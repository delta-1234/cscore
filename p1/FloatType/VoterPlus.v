==> flow/design.v <==
module VoterPlus(
	input clk,
	input reset,
	input [31:0] np,
	input [7:0] vip,
	input vvip,
	output reg [7:0] result
);
reg [31:0] np_state;
reg [7:0] vip_state;
reg vvip_state;
integer count = 0,i;
always @(posedge clk,posedge reset) begin
	if(reset == 1) begin
	  np_state <= 0;
	  vip_state <= 0;
	  vvip_state <= 0;
	  count <= 0;
	  result <= 0;
	end
	else begin
	  for(i = 0;i < 32;i = i + 1) begin
		if(np[i] == 1 && np_state[i] == 0) begin
		  np_state[i] = 1;
		  count = count + 1;
		end
	  end
	  for(i = 0;i < 8;i = i + 1) begin
		if(vip[i] == 1 && vip_state[i] == 0) begin
		  vip_state[i] = 1;
		  count = count + 4;
		end
	  end
	  if(vvip == 1 && vvip_state == 0) begin
		vvip_state = 1;
		count = count + 16;
	  end
	  result <= count;
	end
end
endmodule
### From RTL to reports: VoterPlus

What the tools print for VoterPlus, step after step.
Lines are those of the file above, counted from 1.
Library cell names are shortened.
Not given: -

| set-up | value |
|---|---|
| top | VoterPlus |
| clock | clk |
| cell library | sky130hd |
| corner | tt_025C_1v80 |

### After elaboration

Yosys after proc, flatten, opt, wreduce and memory -nomap, before mapping. Enables and synchronous resets that opt folds into registers are not counted as muxes. Memory bits, and registers merged into a memory's read port (data or address), are not among the register bits. Print and check cells are not counted. Equal cells are merged and count once.

| cells by class | value |
|---|---|
| $add $sub $neg | 41 |
| muxes and demuxes | 41 |
| bitwise gates (word level) | 41 |
| reductions and logical operators | 41 |

Operators with widths:

| operator | count |
|---|---|
| 32-bit two-way mux | 41 |
| 32-bit by 2-bit adder with 32-bit output (second input constant) | 32 |
| 32-bit by 4-bit adder with 32-bit output (second input constant) | 8 |
| 1-bit logical AND | 41 |
| 1-bit inverter | 41 |
| 32-bit by 6-bit adder with 32-bit output (second input constant) | 1 |

| storage and ports | value |
|---|---|
| bits in registers | 81 |
| input bits | 43 |
| output and inout port bits | 8 |
| cells after elaboration | 207 |

### Longest topological paths

Longest topological path by Yosys (ltp), each cell counted once; first at word level (registers and memories cut), then after technology mapping (sequential cells cut; the memories' decode and read muxes count).

| depth | value |
|---|---|
| word-level depth | 83 |
| ABC_AREA | 0 |
| gate-level depth with buffers | 119 |
| gate-level depth less buffers | 119 |

### Synthesis result

The flow's flattened synthesis, as Yosys stat reports it; memories are mapped. The netlist is that of the ABC_AREA named above (0 if unset); the other value can give another one.

| synthesis totals | value |
|---|---|
| cell count | 1291 |
| chip area (Yosys) | 10385.0 µm² |
| sequential part of the area | 1426.4 µm² |
| flip-flop cells | 57 |
| buffers | 26 |

Cells by type:

| cell type | count | total area (µm²) |
|---|---|---|
| xnor2_1 | 170 | 1.49E+03 |
| dfrtp_1 | 57 | 1.43E+03 |
| nand2_1 | 140 | 525.504 |
| ha_1 | 41 | 512.992 |
| xor2_1 | 50 | 437.92 |
| xnor3_1 | 18 | 405.389 |
| nor2_1 | 94 | 352.838 |
| nor2b_1 | 53 | 331.568 |
| or2_2 | 49 | 306.544 |
| a21oi_1 | 55 | 275.264 |
| nand2b_1 | 42 | 262.752 |
| xnor2_4 | 9 | 247.738 |
| o21ai_0 | 48 | 240.23 |
| xnor2_2 | 12 | 195.187 |
| nand3_1 | 38 | 190.182 |
| mux2i_1 | 18 | 180.173 |
| nor3_1 | 31 | 155.149 |
| xnor3_2 | 6 | 142.637 |

Other cell types: 74; their cells: 360.

### Timing after synthesis

Source: OpenSTA report_checks on the synthesized netlist (no wires, ideal clock, input and output delay 20% of the period each), path of least setup slack; recovery checks are left aside. Register names are those of the netlist, which keeps one name where synthesis merged equal registers.

| timing post-synthesis | value |
|---|---|
| path type | input port to flip-flop |
| start point | in np[0] |
| end point | reg count[7] |
| period | 29.2 ns |
| external input delay | 5.840 ns |
| library setup time | 0.089 ns |
| launch time at the first pin | 5.840 ns |
| arrival | 26.567 ns |
| required time | 29.111 ns |
| slack | 2.544 ns |
| delay of the path | 20.816 ns |
| stages | 118 |
| buffers on the path | 0 |
| period reached after synthesis | 26.656 ns |

"delay of the path" is the arrival time less input delay plus setup time.
"stages": output pins that drive a net of the path, with the launching flip-flop's if there is one; two outputs of one cell count as two.
"period reached after synthesis" = period - worst setup slack (recovery checks aside). The figure is calculated, with input and output delays left at 20% of the set period.
Between the ends stands the longest chain of elaborated cells between them, by number of cells; it is not shown to be the way that was timed. Of several equally long chains one is given.
A line is the first line of the expression or statement that the cell stems from. Yosys adds cells for indexed reads and writes and turns some case tables into memories.
A register here has more assigning lines than the two given.

| between the ends, post-synthesis | value |
|---|---|
| path through | and2b_4 -> xnor2_2 -> inv_1 -> a21oi_1 -> a21oi_1 -> ha_1 -> or3b_2 -> o31ai_1 -> or2_2 -> xnor2_1 -> o21ai_0 -> ha_1 -> and3b_1 -> a31oi_1 -> o31ai_1 -> xnor2_1 -> o21ai_0 -> ha_1 -> (+82 left out) -> ha_1 -> nand2_1 -> o31ai_1 -> ha_1 -> mux2_2 -> ha_1 -> mux2_2 -> ha_1 -> mux2_2 -> ha_1 -> nand2_1 -> a32o_1 -> o22ai_1 -> mux2_4 -> a2111oi_0 -> o211ai_1 -> o221ai_2 -> xnor2_1 |
| cells in the longest elaborated chain | 82 |
| elaborated cells between the ends (all ways) | 82 |
| source lines of those cells | 6 |
| classes of those cells | 40 x add/sub; 41 x mux; 1 x reduce/logical |

Ends and longest elaborated chain, post-synthesis:

| item | line | source |
|---|---|---|
| start, declared | 4 | `input [31:0] np,` |
| 1-bit logical AND | 23 | `if(np[i] == 1 && np_state[i] == 0) begin` |
| 32-bit two-way mux | 23 |  |
| 32-bit by 2-bit adder with 32-bit output | 25 | `count = count + 1;` |
| 32-bit two-way mux | 23 |  |
| 32-bit by 2-bit adder with 32-bit output | 25 |  |
| 32-bit two-way mux | 23 |  |
| 32-bit by 2-bit adder with 32-bit output | 25 |  |
| (+68 left out) | - |  |
| 32-bit two-way mux | 29 | `if(vip[i] == 1 && vip_state[i] == 0) begin` |
| 32-bit by 4-bit adder with 32-bit output | 31 | `count = count + 4;` |
| 32-bit two-way mux | 29 |  |
| 32-bit by 4-bit adder with 32-bit output | 31 |  |
| 32-bit two-way mux | 29 |  |
| 32-bit by 6-bit adder with 32-bit output | 36 | `count = count + 16;` |
| 32-bit two-way mux | 34 | `if(vvip == 1 && vvip_state == 0) begin` |
| end, assigned | 31 |  |
| end, assigned | 36 |  |
| end, declared | 12 | `integer count = 0,i;` |

### Path in the finished layout

Path of least setup slack in the final report of run 1 (OpenROAD, finished layout, wires in). Where an end is a register, its clock arrival counts in the times.

| timing post-layout | value |
|---|---|
| path type | input port to flip-flop |
| start point | in np[1] |
| end point | reg count[7] |
| period | 54.4 ns |
| external input delay | 10.88 ns |
| library setup time | 0.08 ns |
| launch time at the first pin | 10.88 ns |
| arrival | 34.51 ns |
| required time | 54.65 ns |
| slack | 20.14 ns |
| stages | 117 |
| buffers on the path | 1 |

Between the ends stands the longest chain of elaborated cells between them, by number of cells; it is not shown to be the way that was timed. Of several equally long chains one is given.
A register here has more assigning lines than the two given.

| between the ends, post-layout | value |
|---|---|
| path through | clkdlybuf4s50_1 -> nor2b_1 -> a21oi_1 -> a21oi_1 -> ha_1 -> or3b_2 -> o31ai_1 -> or2_2 -> xnor2_1 -> o21ai_0 -> ha_1 -> and3b_1 -> a31oi_1 -> o31ai_1 -> xnor2_1 -> o21ai_0 -> ha_1 -> or3b_2 -> (+81 left out) -> ha_1 -> nand2_1 -> o31ai_1 -> ha_1 -> mux2_2 -> ha_1 -> mux2_2 -> ha_1 -> mux2_2 -> ha_1 -> nand2_1 -> a32o_1 -> o22ai_1 -> mux2_4 -> a2111oi_0 -> o211ai_1 -> o221ai_2 -> xnor2_1 |
| cells in the longest elaborated chain | 80 |
| elaborated cells between the ends (all ways) | 80 |
| source lines of those cells | 6 |
| classes of those cells | 39 x add/sub; 40 x mux; 1 x reduce/logical |

Ends and longest elaborated chain, post-layout:

| item | line | source |
|---|---|---|
| start, declared | 4 | `input [31:0] np,` |
| 1-bit logical AND | 23 | `if(np[i] == 1 && np_state[i] == 0) begin` |
| 32-bit two-way mux | 23 |  |
| 32-bit by 2-bit adder with 32-bit output | 25 | `count = count + 1;` |
| 32-bit two-way mux | 23 |  |
| 32-bit by 2-bit adder with 32-bit output | 25 |  |
| 32-bit two-way mux | 23 |  |
| 32-bit by 2-bit adder with 32-bit output | 25 |  |
| (+66 left out) | - |  |
| 32-bit two-way mux | 29 | `if(vip[i] == 1 && vip_state[i] == 0) begin` |
| 32-bit by 4-bit adder with 32-bit output | 31 | `count = count + 4;` |
| 32-bit two-way mux | 29 |  |
| 32-bit by 4-bit adder with 32-bit output | 31 |  |
| 32-bit two-way mux | 29 |  |
| 32-bit by 6-bit adder with 32-bit output | 36 | `count = count + 16;` |
| 32-bit two-way mux | 34 | `if(vvip == 1 && vvip_state == 0) begin` |
| end, assigned | 31 |  |
| end, assigned | 36 |  |
| end, declared | 12 | `integer count = 0,i;` |

==> results <==
Stored flow runs of VoterPlus (2 of them; Yosys, OpenROAD, sky130hd). They differ in their settings and are not a sequence. Constraints: input delay and output delay 20% of the set period each, output load 0.01 pF.
"achieved clock period": clock period set for the run, less the worst setup slack. It is reckoned from that one timing run; input and output delays stay at 20% of the period that was set.
"critical path time" means the part of the period allowed to the worst setup path (the constraints hold back 20% at inputs and 20% at outputs) less its slack; where the path has registers, the arrival times of their clocks count too.
"power consumption": no workload was simulated; the value follows from the tool's default switching activity.

#### Run 1

| setting | value |
|---|---|
| period_ns | `54.4` |
| CAP_MARGIN | `20` |
| CORE_MARGIN | `2` |
| CORE_UTILIZATION | `40` |
| SLEW_MARGIN | `20` |

| result | value |
|---|---|
| final design utilization | 45.4% |
| chip area after synthesis (Yosys) | 10385.0 µm² |
| final setup TNS | 0.000 ns |
| die area | 27267.9 µm² |
| post-route worst hold slack | 0.464 ns |
| achieved clock period | 34.256 ns |
| worst setup slack after layout | 20.144 ns |
| power consumption | 437.8 uW |
| critical path time | 23.38 ns |
| class of the worst setup path | input port to flip-flop |

#### Run 2

| setting | value |
|---|---|
| period_ns | `50.6` |
| CORE_UTILIZATION | `43` |
| PLACE_DENSITY_LB_ADDON | `0.26` |
| CORE_MARGIN | `5` |
| ABC_AREA | `1` |
| CTS_CLUSTER_SIZE | `87` |
| SLEW_MARGIN | `30` |
| MAX_ROUTING_LAYER | `met4` |
| CAP_MARGIN | `20` |

| result | value |
|---|---|
| final design utilization | 48.5% |
| chip area after synthesis (Yosys) | 10951.8 µm² |
| final setup TNS | 0.000 ns |
| die area | 28760.8 µm² |
| post-route worst hold slack | 0.455 ns |
| achieved clock period | 29.799 ns |
| worst setup slack after layout | 20.801 ns |
| power consumption | 465.2 uW |
| critical path time | 19.68 ns |
| class of the worst setup path | input port to flip-flop |
