==> flow/design.v <==
module BlockChecker(
    input clk,
    input reset,
    input [7:0] in,
    output reg result
);
reg [55:0] word;
reg [55:0] next_word;
reg [7:0] temp;
integer j = 0;
always @(*) begin
    if(in >= "A" && in <= "Z") begin
      temp = "a" + in - "A";
    end
    else begin
      temp = in;
    end
    next_word = (word << 8) + temp;
end
always @(posedge clk or posedge reset) begin
  if(reset == 1) begin
    word <= {48'b0," "};
    j <= 0;
    result <= 1;
  end
  else begin
    word <= next_word;
    if(next_word[39:0] == {"b","e","g","i","n"} && !(next_word[47:40] >= "a" && next_word[47:40] <= "z")) begin
      if(j>=0) begin
        j <= j + 1;
        result <= 0;
      end
    end
    else if(next_word [55:48] >= "a" && next_word[55:48] <= "z" && next_word[47:8] == {"b","e","g","i","n"})
      j <= j;
    else if(next_word[47:8] == {"b","e","g","i","n"} && next_word[7:0] >= "a" && next_word[7:0] <= "z") begin
      if(j>=0) begin
        j <= j - 1;
        result <= (j == 1) ? 1 : 0;
      end
    end
    else if(next_word[23:0] == {"e","n","d"} && !(next_word[31:24] >= "a" && next_word[31:24] <= "z")) begin
      j <= j - 1;
      result <= (j == 1) ? 1 : 0;
    end
    else if(next_word[39:32] >= "a" && next_word[39:32] <= "z" && next_word[31:8] == {"e","n","d"})
      j <= j;
    else if(next_word[31:8] == {"e","n","d"} && next_word[7:0] >= "a" && next_word[7:0] <= "z") begin
      j <= j + 1;
      result <= (j == -1) ? 1 : 0;
    end
  end
end
endmodule
== Step by step through the tools: BlockChecker ==
Tool output for the design above, in the order of the flow.
Lines are those of the file above, counted from 1.
Operators: Yosys type, input widths -> output width; for muxes data width and select width s.
Not given: --
Design
  top module: BlockChecker
  clock port: clk
  library: sky130hd
  timing corner: tt_025C_1v80

== After elaboration ==
Source: Yosys, flattened and elaborated, memories not mapped. Widths are those after wreduce. Registers that Yosys merges into a memory's read port (data or address) are not register bits. Print and check cells do not count. Equal cells are merged and count once.
Bit counts
  register bits: 81
  latch bits: 0
  RAM bits: 0
  memory bits (read-only): 0
  word width x clocked read ports: 0
  memory cells: 0
  input port bits: 10
  output and inout bits: 1
  elaborated cells: 67
Cells by class
  add/subtract/negate cells: 5
  $mul: 0
  divide/modulo/power cells: 0
  $lt $le $gt $ge: 13
  equal/unequal tests: 10
  shifts and indexed selects: 0
  muxes and demuxes: 19
  bitwise logic cells: 0
  reduce/logical cells: 17
Operators with widths (number)
  $mux 32: 8
  $eq 40x39->1 const B: 2
  $add 56x8->56: 1
  $eq 24x23->1 const B: 2
  $ge 8x7->1 const B: 6
  $le 8x7->1 const B: 6
  $ge 32x1->1 const B: 1
  $eq 32x1->1 const B: 1
  $add 32x2->32 const B: 1
  $sub 32x2->32 const B: 1
  $eq 32x2->1 const B: 1
  $logic_and 1x1->1: 13
  $mux 1: 10
  $add 7x8->8 const A: 1
  $sub 8x7->8 const B: 1
  $mux 8: 1
  $reduce_and 5->1: 1
  $ne 2x1->1 const B: 2
  $ne 4x4->1 const B: 1
  $reduce_bool 4->1: 1
  $logic_not 1->1: 2
  $ne 2x2->1 const B: 1

== Depth ==
Yosys ltp: most cells in a row. Word level: on the elaborated netlist, between registers, memories and ports. Mapped: between sequential cells and ports; inverters and the memories' decode and read muxes count.
Logic depth
  depth in word-level cells: 13
  ABC_AREA: 0
  gate-level depth with buffers: 10
  mapped depth without buffers: 8

== After synthesis ==
Source: synth_stat.txt of the flow (Yosys; design flattened, memories mapped). It holds for the ABC_AREA given above (unset counts as 0); a run with the other value may have another netlist.
Synthesis totals
  mapped cells: 387
  chip area (Yosys): 4087.7 um^2
  sequential area: 2029.4 um^2
  flip-flops: 81
  buffers: 16
Cells by type (number)
  sky130_fd_sc_hd__dfrtp_1: 79
  sky130_fd_sc_hd__xnor2_1: 17
  sky130_fd_sc_hd__nor3_1: 28
  sky130_fd_sc_hd__xor2_1: 15
  sky130_fd_sc_hd__nand4_1: 20
  sky130_fd_sc_hd__nor2_1: 31
  sky130_fd_sc_hd__o2111ai_1: 13
  sky130_fd_sc_hd__and3_1: 16
  sky130_fd_sc_hd__mux2i_1: 10
  sky130_fd_sc_hd__nand2_1: 20
  sky130_fd_sc_hd__nor4_1: 11
  sky130_fd_sc_hd__ha_1: 5
  sky130_fd_sc_hd__nand3b_1: 8
  sky130_fd_sc_hd__nand3_1: 11
  sky130_fd_sc_hd__dfstp_2: 2
  sky130_fd_sc_hd__or4_1: 7
  sky130_fd_sc_hd__nand4bb_1: 4
  sky130_fd_sc_hd__a211oi_2: 3
Other cell types: 39; their cells: 87.

== Path before layout ==
OpenSTA on the mapped netlist: ideal clock, no wires. The path of least setup slack (recovery checks aside). Input and output delay are each 20% of the period. Register names are those of the netlist, which keeps one name where synthesis merged equal registers.
Path after synthesis
  path kind: in2reg
  from: input in[4]
  to: register j[21]
  period: 3510 ps
  arrival time: 2688 ps
  data required time: 3431 ps
  slack: 742 ps
  path delay: 2065 ps
  driving pins on the path: 8
  buffers on the path: 1
  synthesis period reached: 2768 ps
"path delay" is the arrival time less input delay plus setup time.
"driving pins on the path" counts driving pins, that of a launching flip-flop among them; a cell with two outputs on the path counts twice.
"synthesis period reached" is the clock period less the worst setup slack; recovery checks do not enter. This is arithmetic on one report: input and output delays are still those of the set period (20% each).
Between the ends stands the longest chain of elaborated cells between them, by number of cells; it is not shown to be the way that was timed. Of several equally long chains one is given.
Each line given opens the expression or statement behind the cell; cells for indexed reads and writes are added by Yosys, which also makes memories of some case tables.
A register here has more assigning lines than the two given.
Between the ends, after synthesis
  cell sequence: sky130_fd_sc_hd__or4_1 -> sky130_fd_sc_hd__o221ai_1 -> sky130_fd_sc_hd__nor2_1 -> sky130_fd_sc_hd__a22oi_2 -> sky130_fd_sc_hd__buf_2 -> sky130_fd_sc_hd__mux2_2 -> sky130_fd_sc_hd__nor3_1 -> sky130_fd_sc_hd__xor2_1
  length of the longest elaborated chain: 13
Ends and longest elaborated chain, after synthesis
  start: declaration: line 4  | input [7:0] in,
  $add 7x8->8: line 13  | temp = "a" + in - "A";
  $sub 8x7->8: line 13
  $mux 8: line 12  | if(in >= "A" && in <= "Z") begin
  $add 56x8->56: line 18  | next_word = (word << 8) + temp;
  $ge 8x7->1: line 48  | else if(next_word[31:8] == {"e","n","d"} && next_word[7:0] >= "a" && next_word[7:0] <= "z") begin
  $logic_and 1x1->1 x2: line 48
  $mux 32: line 48
  $mux 32: line 46  | else if(next_word[39:32] >= "a" && next_word[39:32] <= "z" && next_word[31:8] == {"e","n","d"})
  $mux 32: line 42  | else if(next_word[23:0] == {"e","n","d"} && !(next_word[31:24] >= "a" && next_word[31:24] <= "z")) begin
  $mux 32: line 36  | else if(next_word[47:8] == {"b","e","g","i","n"} && next_word[7:0] >= "a" && next_word[7:0] <= "z") begin
  $mux 32: line 34  | else if(next_word [55:48] >= "a" && next_word[55:48] <= "z" && next_word[47:8] == {"b","e","g","i","n"})
  $mux 32: line 28  | if(next_word[39:0] == {"b","e","g","i","n"} && !(next_word[47:40] >= "a" && next_word[47:40] <= "z")) begin
  end: assignment: line 30  | j <= j + 1;
  end: assignment: line 35  | j <= j;
  end: declaration: line 10  | integer j = 0;

== Worst path after layout ==
From the final timing report of flow run 1: the path of least setup slack in the routed layout; clock arrival at registers is part of the times.
The path's times are printed in steps of 10 ps; the period is the one set.
Path post-layout
  path kind: in2reg
  from: input in[2]
  to: register j[19]
  period: 2920 ps
  arrival time: 3060 ps
  data required time: 3190 ps
  slack: 130 ps
  driving pins on the path: 10
  buffers on the path: 3
Between the ends stands the longest chain of elaborated cells between them, by number of cells; it is not shown to be the way that was timed. Of several equally long chains one is given.
A register here has more assigning lines than the two given.
Between the ends, post-layout
  cell sequence: sky130_fd_sc_hd__clkdlybuf4s50_1 -> sky130_fd_sc_hd__a21oi_2 -> sky130_fd_sc_hd__buf_4 -> sky130_fd_sc_hd__o22ai_1 -> sky130_fd_sc_hd__nor3_2 -> sky130_fd_sc_hd__a22oi_2 -> sky130_fd_sc_hd__buf_12 -> sky130_fd_sc_hd__or4_4 -> sky130_fd_sc_hd__a211oi_2 -> sky130_fd_sc_hd__xor2_1
  length of the longest elaborated chain: 13
Ends and longest elaborated chain, post-layout
  start: declaration: line 4  | input [7:0] in,
  $add 7x8->8: line 13  | temp = "a" + in - "A";
  $sub 8x7->8: line 13
  $mux 8: line 12  | if(in >= "A" && in <= "Z") begin
  $add 56x8->56: line 18  | next_word = (word << 8) + temp;
  $ge 8x7->1: line 48  | else if(next_word[31:8] == {"e","n","d"} && next_word[7:0] >= "a" && next_word[7:0] <= "z") begin
  $logic_and 1x1->1 x2: line 48
  $mux 32: line 48
  $mux 32: line 46  | else if(next_word[39:32] >= "a" && next_word[39:32] <= "z" && next_word[31:8] == {"e","n","d"})
  $mux 32: line 42  | else if(next_word[23:0] == {"e","n","d"} && !(next_word[31:24] >= "a" && next_word[31:24] <= "z")) begin
  $mux 32: line 36  | else if(next_word[47:8] == {"b","e","g","i","n"} && next_word[7:0] >= "a" && next_word[7:0] <= "z") begin
  $mux 32: line 34  | else if(next_word [55:48] >= "a" && next_word[55:48] <= "z" && next_word[47:8] == {"b","e","g","i","n"})
  $mux 32: line 28  | if(next_word[39:0] == {"b","e","g","i","n"} && !(next_word[47:40] >= "a" && next_word[47:40] <= "z")) begin
  end: assignment: line 30  | j <= j + 1;
  end: assignment: line 35  | j <= j;
  end: declaration: line 10  | integer j = 0;

Data sheet: physical implementation of BlockChecker

2 stored runs of BlockChecker in the flow (synthesis by Yosys, layout by OpenROAD, sky130hd cells), in arbitrary order. Constraints: input delay and output delay 20% of the set period each, output load 0.01 pF.
By "achieved clock period" is meant the clock period of the run minus its worst setup slack. This is arithmetic on one report: input and output delays are still those of the set period (20% each).
By "worst setup path time" is meant the share of the clock period that the worst setup path is allowed (20% is reserved at inputs, 20% at outputs), minus its slack. Clock arrival times at its registers enter into it.
"power" is the tool's figure for a default switching activity; nothing was simulated.
"worst setup path time" is known to 10 ps.

Flow run 1
==> flow/run.sh <==
#!/bin/bash
# the make line also repeats the synthesis and layout settings of config.mk as NAME=value (left out here)
make -C /OpenROAD-flow-scripts/flow DESIGN_CONFIG=/design/flow/config.mk WORK_HOME=/design/flow/orfs CLKGATE_MAP_FILE= finish
==> flow/config.mk <==
export PLATFORM = sky130hd
export DESIGN_NAME = BlockChecker
export DESIGN_NICKNAME = BlockChecker
export VERILOG_FILES = /design/flow/design.v
export SDC_FILE = /design/flow/constraint.sdc
export NUM_CORES = 4
export LEC_CHECK = 0
export CAP_MARGIN = 20
export CORE_MARGIN = 2
export CORE_UTILIZATION = 28
export SLEW_MARGIN = 20
==> flow/constraint.sdc <==
create_clock -name core_clock -period 2.92 [get_ports {clk}]
set_input_delay 0.5840 -clock core_clock [delete_from_list [all_inputs] [get_ports {clk}]]
set_output_delay 0.5840 -clock core_clock [all_outputs]
set_load 0.01 [all_outputs]

==> results of flow run 1 <==
chip area after synthesis (Yosys): 4087.7 um^2
die area: 15581.3 um^2
standard-cell area of the final layout: 5092.4 um^2
utilization: 35.3%
worst setup slack after layout: 126 ps
total negative slack: 0 ps
worst hold slack: 367 ps
power: 2516 uW
achieved clock period: 2794 ps
worst setup path time: 2210 ps
worst setup path kind: in2reg

Flow run 2
==> flow/run.sh <==
#!/bin/bash
# the make line also repeats the synthesis and layout settings of config.mk as NAME=value (left out here)
make -C /OpenROAD-flow-scripts/flow DESIGN_CONFIG=/design/flow/config.mk WORK_HOME=/design/flow/orfs CLKGATE_MAP_FILE= finish
==> flow/config.mk <==
export PLATFORM = sky130hd
export DESIGN_NAME = BlockChecker
export DESIGN_NICKNAME = BlockChecker
export VERILOG_FILES = /design/flow/design.v
export SDC_FILE = /design/flow/constraint.sdc
export NUM_CORES = 4
export LEC_CHECK = 0
export ABC_AREA = 1
export CAP_MARGIN = 20
export CELL_PAD_IN_SITES_DETAIL_PLACEMENT = 2
export CORE_MARGIN = 2
export CORE_UTILIZATION = 71
export CTS_CLUSTER_DIAMETER = 399
export PLACE_DENSITY_LB_ADDON = 0.05
export SLEW_MARGIN = 20
export TNS_END_PERCENT = 75
==> flow/constraint.sdc <==
create_clock -name core_clock -period 2.53 [get_ports {clk}]
set_input_delay 0.5060 -clock core_clock [delete_from_list [all_inputs] [get_ports {clk}]]
set_output_delay 0.5060 -clock core_clock [all_outputs]
set_load 0.01 [all_outputs]

==> results of flow run 2 <==
did not finish, placement stopped with DPL-0033
