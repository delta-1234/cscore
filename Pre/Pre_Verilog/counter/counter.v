==> flow/design.v <==
module code(
    input Clk,
    input Reset,
    input Slt,
    input En,
    output reg [63:0] Output0,
    output reg [63:0] Output1
);
integer cnt;
always @(posedge Clk) begin
    if(Reset == 1) begin
      Output0 <= 64'b0;
      Output1 <= 64'b0;
      cnt = 0;
    end
    else begin
      if(En == 1) begin
        if(Slt == 0)
        Output0 <= Output0 + 64'b1;
        else begin
          cnt = cnt + 1;
          if(cnt % 4 == 0) begin
            cnt = 0;
            Output1 <= Output1 + 64'b1;
          end          
          else
          Output1 <= Output1;
        end
      end
      else begin
        Output0 <= Output0;
        Output1 <= Output1;
      end
    end
end
endmodule
== From RTL to reports: code ==
What the tools print for code, step after step.
Lines are those of the file above, counted from 1.
Library cell names are shortened.
Not given: -
Set-up
  top: code
  clock: Clk
  standard-cell library: sky130hd
  corner: tt_025C_1v80

== Word-level counts ==
Source: Yosys, flattened and elaborated, memories not mapped. Widths are those after wreduce. Registers that Yosys merges into a memory's read port (data or address) are not register bits. Print and check cells do not count. Equal cells are merged and count once.
Storage and ports
  input port bits: 4
  cells after elaboration: 14
  bits in latches: 0
  output and inout bits: 128
  register bits: 160
  ROM bits: 0
  word width x clocked read ports: 0
  RAM bits: 0
  memories kept: 0
Operators by class
  shift operators: 0
  multipliers: 0
  add/subtract/negate cells: 3
  reduce/logical cells: 5
  multiplexer cells: 1
  bitwise logic cells: 2
  div/mod/pow operators: 0
  eq/ne operators: 0
  magnitude comparators: 0
Operators with widths (count)
  adder 64 x 1 -> 64 bit (second input constant): 2
  adder 32 x 2 -> 32 bit (second input constant): 1
  zero test 32 bit: 1
  2-to-1 mux 32 bit: 1
  AND reduction 2 bit: 2
  AND reduction 3 bit: 1
  OR reduction 2 bit: 1
  AND 1 bit: 1
  NOT 1 bit: 1

== Longest topological paths ==
Yosys ltp: most cells in a row. Word level: on the elaborated netlist, between registers, memories and ports. Mapped: between sequential cells and ports; inverters and the memories' decode and read muxes count.
Depth
  depth after elaboration: 5
  ABC_AREA: 0
  gate-level depth with buffers: 9
  gate-level depth less buffers: 6

== After synthesis ==
The flow's flattened synthesis, as Yosys stat reports it; memories are mapped. The netlist is that of the ABC_AREA named above (0 if unset); the other value can give another one.
Totals and module areas in this step are rounded.
Cells by type (count)
  dfxtp_1: 130
  xnor2_1: 36
  nor2_1: 83
  a21oi_1: 59
  nand4_1: 46
  xor2_1: 29
  nand3_1: 41
  or3_1: 32
  nand2_1: 53
  or4_1: 24
  o21ai_0: 34
  and4_1: 19
  o31ai_1: 21
  nor4_1: 17
  clkbuf_1: 26
  nor3_1: 16
  and3_1: 12
  inv_1: 16
Other cell types: 30; their cells: 57.
Synthesis totals
  cells in the netlist: 751
  buffer cells: 34
  sequential part of the area: 0.0026 mm^2
  mapped area: 0.00631 mm^2
  flip-flops: 130

== Worst setup path after synthesis ==
Source: OpenSTA report_checks on the synthesized netlist (no wires, ideal clock, input and output delay 20% of the period each), path of least setup slack; recovery checks are left aside. Register names are those of the netlist, which keeps one name where synthesis merged equal registers.
Timing path after synthesis
  kind: flip-flop to flip-flop
  start: register Output1[0]
  end: register Output1[62]
  path delay: 2.199 ns
  stages on the path: 8
  arrival: 2.128 ns
  library setup time: 0.071 ns
  path slack: 0.062 ns
  buffers on the path: 1
  period: 2.26 ns
  time at the first pin: 0.000 ns
  required time: 2.189 ns
  synthesis period reached: 2.198 ns
"path delay" = arrival - input delay + setup time.
"stages on the path" counts driving pins, that of a launching flip-flop among them; a cell with two outputs on the path counts twice.
"synthesis period reached" = period - worst setup slack (recovery checks aside). The figure is calculated, with input and output delays left at 20% of the set period.
Between the ends stands the longest chain of elaborated cells between them, by number of cells; it is not shown to be the way that was timed. Of several equally long chains one is given.
Each line given opens the expression or statement behind the cell; cells for indexed reads and writes are added by Yosys, which also makes memories of some case tables.
A register here has more assigning lines than the two given.
Between the ends, after synthesis
  cell sequence: dfxtp_1 ha_1 nand4_1 nor4_4 nand4_2 buf_2 or4_1 a21oi_1
  length of the longest elaborated chain: 1
  elaborated cells between the ends (all ways): 1
  RTL lines with such cells: 1
  those cells by class: 1 x add/sub
Ends and longest elaborated chain, after synthesis
  from (decl): line 7  | output reg [63:0] Output1
  from (assign): line 24  | Output1 <= Output1 + 64'b1;
  from (assign): line 27  | Output1 <= Output1;
  adder 64 x 1 -> 64 bit: line 24
  to (assign): line 24
  to (assign): line 27
  to (decl): line 7

== Path in the finished layout ==
Path of least setup slack in the final report of entry A (OpenROAD, finished layout, wires in). Where an end is a register, its clock arrival counts in the times.
Timing path after layout
  kind: flip-flop to flip-flop
  start: register Output0[0]
  end: register Output0[31]
  path slack: 0.30 ns
  buffers on the path: 2
  arrival: 2.43 ns
  period: 2.39 ns
  stages on the path: 8
  time at the first pin: 0.42 ns
  required time: 2.73 ns
  library setup time: 0.08 ns
Between the ends stands the longest chain of elaborated cells between them, by number of cells; it is not shown to be the way that was timed. Of several equally long chains one is given.
A register here has more assigning lines than the two given.
Between the ends, after layout
  cell sequence: dfxtp_4 and4b_1 and4_1 or3b_4 buf_8 buf_4 or3_4 a21oi_4
  length of the longest elaborated chain: 1
  elaborated cells between the ends (all ways): 1
  RTL lines with such cells: 1
  those cells by class: 1 x add/sub
Ends and longest elaborated chain, after layout
  from (decl): line 6  | output reg [63:0] Output0,
  from (assign): line 19  | Output0 <= Output0 + 64'b1;
  from (assign): line 31  | Output0 <= Output0;
  adder 64 x 1 -> 64 bit: line 19
  to (assign): line 19
  to (assign): line 31
  to (decl): line 6

Data sheet: physical implementation of code

Measured results for code: 2 stored runs of the Yosys and OpenROAD flow on sky130hd. The settings differ; the order carries no meaning. The constraints put input and output delay at 20% of the set period each and load the outputs with 0.01 pF.
"achieved clock period": clock period set for the run, less the worst setup slack. It is reckoned from that one timing run; input and output delays stay at 20% of the period that was set.
By "worst setup path time" is meant the share of the clock period that the worst setup path is allowed (20% is reserved at inputs, 20% at outputs), minus its slack. Clock arrival times at its registers enter into it.
"power" rests on the timing tool's default activity at the inputs, not on a simulated workload.
Values from the reports are rounded here.
[entry A] settings: period_ns=2.39, SETUP_SLACK_MARGIN=0.34, CAP_MARGIN=20, CORE_MARGIN=2, CORE_UTILIZATION=40, SLEW_MARGIN=20
[entry A] result: chip area after synthesis (Yosys) 0.00631 mm^2, die area 0.0168 mm^2, utilization 63.9 %, worst setup slack after layout 0.302 ns, worst hold slack 0.494 ns, power 0.00523 W, achieved clock period 2.088 ns, worst setup path time 2.09 ns, worst setup path kind flip-flop to flip-flop
[entry B] settings: period_ns=3.01, CORE_UTILIZATION=57, PLACE_DENSITY_LB_ADDON=0.04, CELL_PAD_IN_SITES_DETAIL_PLACEMENT=1, ABC_AREA=0, GPL_ROUTABILITY_DRIVEN=1, CTS_CLUSTER_SIZE=12, CTS_CLUSTER_DIAMETER=359, SLEW_MARGIN=10, MAX_ROUTING_LAYER=met4, CAP_MARGIN=20, CORE_MARGIN=2
[entry B] result: did not finish, clock tree synthesis stopped with DPL-0033
